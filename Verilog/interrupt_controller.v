==> flow/design.v <==
module interrupt_controller(
pclk_i, paddr_i, pwdata_i, prdata_o, pwrite_i, penable_i, psel_i, pready_o, perror_o, intr_to_service_o, intr_serviced_i, preset_i, intr_valid_o,
intr_active_i
);
parameter S_NO_INTR=4'b1000,  
		  S_INTR=4'b0100,  
		  S_WAIT=4'b0010,  
		  S_ERROR=4'b0001,  
		  DATA_WIDTH=8,  
		  ADDR_WIDTH=8,  
		  NUM_INTR=16,  
		  INTR_SERV=4;  
input pclk_i, pwrite_i, penable_i, intr_serviced_i, preset_i, psel_i;
input [DATA_WIDTH-1 : 0] pwdata_i;
input [ADDR_WIDTH-1 : 0] paddr_i;
input [NUM_INTR-1 : 0] intr_active_i;
output reg pready_o, perror_o, intr_valid_o;
output reg [DATA_WIDTH-1 : 0] prdata_o;
output reg [INTR_SERV-1 : 0] intr_to_service_o;
reg [3 : 0] state, next_state;
reg [INTR_SERV-1 : 0] priority_reg [NUM_INTR-1 : 0];
reg [INTR_SERV-1 : 0]current_highest_priority, interrupt_number; 
integer i;
always @ (posedge pclk_i) begin
	if (preset_i == 1) begin
		pready_o = 0;
		perror_o = 0;
		prdata_o = 0;
		intr_to_service_o = 0; 
		intr_valid_o = 0;
		for (i=0; i<NUM_INTR; i=i+1) priority_reg[i] = 0;
		state = S_NO_INTR;
		next_state = S_NO_INTR;
		current_highest_priority = 0;
		interrupt_number = 0;
	end
	else begin
		perror_o = 0;
		if ( (psel_i & penable_i) == 1) begin
		 	pready_o = 1;
			if (pwrite_i == 1) priority_reg[paddr_i] = pwdata_i;
			else if ((pwrite_i == 0) && (prdata_o == {DATA_WIDTH{1'bz}})) prdata_o = priority_reg[paddr_i];
			else perror_o = 1;  
		end
		else pready_o = 0;
	end
end
always @ (posedge pclk_i) begin
	if (preset_i != 1) begin
		case (state)
			S_NO_INTR: begin
				if (intr_active_i != 0) next_state = S_INTR;
				else next_state = S_NO_INTR;
			end
			S_INTR: begin
				current_highest_priority = 0;
				interrupt_number = 0;
				for (i=0; i<NUM_INTR; i=i+1) begin
					if (intr_active_i[i] == 1) begin
						if ( current_highest_priority < priority_reg[i]) begin
							current_highest_priority = priority_reg[i];
							interrupt_number = i;
						end
					end
				end
				intr_to_service_o = interrupt_number;
				intr_valid_o = 1;
				next_state = S_WAIT;
			end
			S_WAIT: begin
				if (intr_serviced_i == 1) begin
					intr_to_service_o = 0;
					intr_valid_o = 0;
					if (intr_active_i != 0) next_state = S_INTR;
					else next_state = S_NO_INTR;
				end
			end
			S_ERROR: begin
			end
		endcase
	end
end
always @ (next_state) state = next_state;
endmodule
---- From RTL to reports: interrupt_controller ----
What the tools print for interrupt_controller, step after step.
Lines are those of the file above, counted from 1.
Library cell names are shortened.
A cell with - has no value.
design
  design top .............................. interrupt_controller
  clock port .............................. pclk_i
  cell library ............................ sky130hd
  library corner .......................... tt_025C_1v80

---- After elaboration ----
Counts by Yosys on the flattened word-level netlist (proc, flatten, opt, wreduce). Print and check cells are left out. Cells with the same type and inputs are merged into one.
word-level totals
  bits of input ports ..................... 38
  cells after elaboration ................. 110
  register bits after elaboration ......... 70
operators by class
  eq/ne operators ......................... 17
  bitwise operators ....................... 19
  reduce/logical cells .................... 36
  mux-type cells .......................... 19
operators with widths
  kind                                                  count
  OR reduction 15 bit                                   16
  case mux 4 bit (select 16 bit)                        1
  2-to-1 mux 4 bit                                      16
  AND reduction 3 bit                                   17
  equality test 4 bit (second input constant)           8
  NOT 1 bit                                             18
  equality test 4 x 3 -> 1 bit (second input constant)  4
  equality test 4 x 2 -> 1 bit (second input constant)  2
  equality test 4 x 8 -> 1 bit (second input constant)  1
  equality test 4 x 1 -> 1 bit (second input constant)  1
  logical NOT 4 bit                                     1
  OR reduction 3 bit                                    1
  2-to-1 mux 1 bit                                      2
  equality test 1 bit (second input constant)           1
  bitwise AND 1 bit                                     1
  logical AND 1 bit                                     1

---- Logic depth ----
Longest topological path by Yosys (ltp), each cell counted once; first at word level (registers and memories cut), then after technology mapping (sequential cells cut; the memories' decode and read muxes count).
logic depth
  depth in word-level cells ............... 4
  ABC_AREA ................................ 1
  gate-level depth with buffers ........... 11
  mapped depth without buffers ............ 10

---- Netlist ----
Source: synth_stat.txt of the flow (Yosys; design flattened, memories mapped). It holds for the ABC_AREA given above (unset counts as 0); a run with the other value may have another netlist.
Totals and module areas in this step are rounded.
cell types
  cell type  count
  dfxtp_1    70
  nand2_1    159
  nor2_1     75
  nand3_1    56
  a21oi_1    48
  inv_2      25
  buf_4      12
  nor2_4     6
  clkbuf_1   16
  nor3_1     12
  a211oi_2   4
  inv_1      11
  buf_6      3
  nand2_2    4
  nor2_2     3
  buf_2      2
  nor3_2     1
  clkinv_1   1
  conb_1     1
mapped netlist
  buffer cells ............................ 33
  mapped cells ............................ 509
  mapped flip-flops ....................... 70
  sequential area ......................... 1400 um2
  cell area after synthesis ............... 3400 um2

---- Timing after synthesis ----
OpenSTA on the mapped netlist: ideal clock, no wires. The path of least setup slack (recovery checks aside). Input and output delay are each 20% of the period. Register names are those of the netlist, which keeps one name where synthesis merged equal registers.
timing post-synthesis
  kind .................................... input to register
  start point ............................. input preset_i
  end point ............................... register priority_reg[12][0]
  time at the first pin ................... 0.452 ns
  stages on the path ...................... 4
  required time ........................... 2.128 ns
  path delay .............................. 0.994 ns
  setup slack ............................. 0.814 ns
  data arrival time ....................... 1.314 ns
  path buffers ............................ 3
  clock period ............................ 2.26 ns
  period reached after synthesis .......... 1.446 ns
"path delay" is the arrival time less input delay plus setup time.
"stages on the path" counts driving pins, that of a launching flip-flop among them; a cell with two outputs on the path counts twice.
"period reached after synthesis" is the clock period less the worst setup slack; recovery checks do not enter. This is arithmetic on one report: input and output delays are still those of the set period (20% each).
between the ends, post-synthesis
  path through ............................ clkbuf_1 clkbuf_1 clkbuf_1 a21oi_1
  cells in the longest elaborated chain ... 0
  elaborated cells between the ends (all ways) .. 0
  source lines of those cells ............. 0
ends and longest elaborated chain, post-synthesis
  element          line  source
  start, declared  13    input pclk_i, pwrite_i, penable_i, intr_serviced_i, preset_i, psel_i;
  end, assigned    31    for (i=0; i<NUM_INTR; i=i+1) priority_reg[i] = 0;
  end, assigned    41    if (pwrite_i == 1) priority_reg[paddr_i] = pwdata_i;
  end, declared    21    reg [INTR_SERV-1 : 0] priority_reg [NUM_INTR-1 : 0];

---- Timing after layout ----
From the final timing report of flow run A: the path of least setup slack in the routed layout; clock arrival at registers is part of the times.
timing post-layout
  kind .................................... input to register
  start point ............................. input paddr_i[0]
  end point ............................... register prdata_o[0]
  required time ........................... 1.14 ns
  path buffers ............................ 3
  data arrival time ....................... 1.28 ns
  stages on the path ...................... 13
  clock period ............................ 0.896 ns
  time at the first pin ................... 0.18 ns
  setup slack ............................. -0.14 ns
Between the ends stands the longest chain of elaborated cells between them, by number of cells; it is not shown to be the way that was timed. Of several equally long chains one is given.
Each line given opens the expression or statement behind the cell; cells for indexed reads and writes are added by Yosys, which also makes memories of some case tables.
between the ends, post-layout
  path through ............................ buf_8 buf_6 buf_6 nand2_8 nor2_4 nand2_1 nand2_2 nor2_2 nand2_1 nor2_2 nand3_1 nand2_1 inv_1
  cells in the longest elaborated chain ... 2
  elaborated cells between the ends (all ways) .. 17
ends and longest elaborated chain, post-layout
  element                         line  source
  start, declared                 15    input [ADDR_WIDTH-1 : 0] paddr_i;
  equality test 4 bit             42    else if ((pwrite_i == 0) && (prdata_o == {DATA_WIDTH{1'bz}})) prdata_o = priority_reg[paddr_i];
  case mux 4 bit (select 16 bit)  42
  end, assigned                   28    prdata_o = 0;
  end, assigned                   42
  end, declared                   18    output reg [DATA_WIDTH-1 : 0] prdata_o;

Measured results for interrupt_controller: 2 stored runs of the Yosys and OpenROAD flow on sky130hd. The settings differ; the order carries no meaning. The constraints put input and output delay at 20% of the set period each and load the outputs with 0.01 pF.
By "period reached" is meant the clock period of the run minus its worst setup slack. This is arithmetic on one report: input and output delays are still those of the set period (20% each).
"total power of the final layout": no workload was simulated; the value follows from the tool's default switching activity.
Measured values are rounded.

---- flow run A ----
settings
  period_ns = 0.896
  CORE_UTILIZATION = 24
  SETUP_SLACK_MARGIN = 0.17
  PLACE_DENSITY_LB_ADDON = 0.17
  CORE_MARGIN = 9
  CELL_PAD_IN_SITES_GLOBAL_PLACEMENT = 3
  TNS_END_PERCENT = 85
  ABC_AREA = 1
  GPL_TIMING_DRIVEN = 1
  CTS_CLUSTER_DIAMETER = 242
  CAP_MARGIN = 20
  SLEW_MARGIN = 20
results
  summed negative setup slack ............. -3.7 ns
  cell area after synthesis ............... 3400 um2
  total die area .......................... 19000 um2
  worst setup slack after layout .......... -0.14 ns
  total power of the final layout ......... 7.7 mW
  period reached .......................... 1.037 ns
  final worst hold slack .................. 0.22 ns
  utilization after layout ................ 40 %

---- flow run B ----
settings
  period_ns = 1.08
  CORE_UTILIZATION = 63
  SETUP_SLACK_MARGIN = -0.02
  PLACE_DENSITY_LB_ADDON = 0.21
  HOLD_SLACK_MARGIN = 0.29
  CELL_PAD_IN_SITES_DETAIL_PLACEMENT = 2
  GPL_TIMING_DRIVEN = 1
  GPL_ROUTABILITY_DRIVEN = 1
  CTS_CLUSTER_SIZE = 17
  CTS_CLUSTER_DIAMETER = 330
  MAX_ROUTING_LAYER = met4
  CAP_MARGIN = 20
  CORE_MARGIN = 2
  SLEW_MARGIN = 20
results
  no final report: placement broke off with DPL-0033
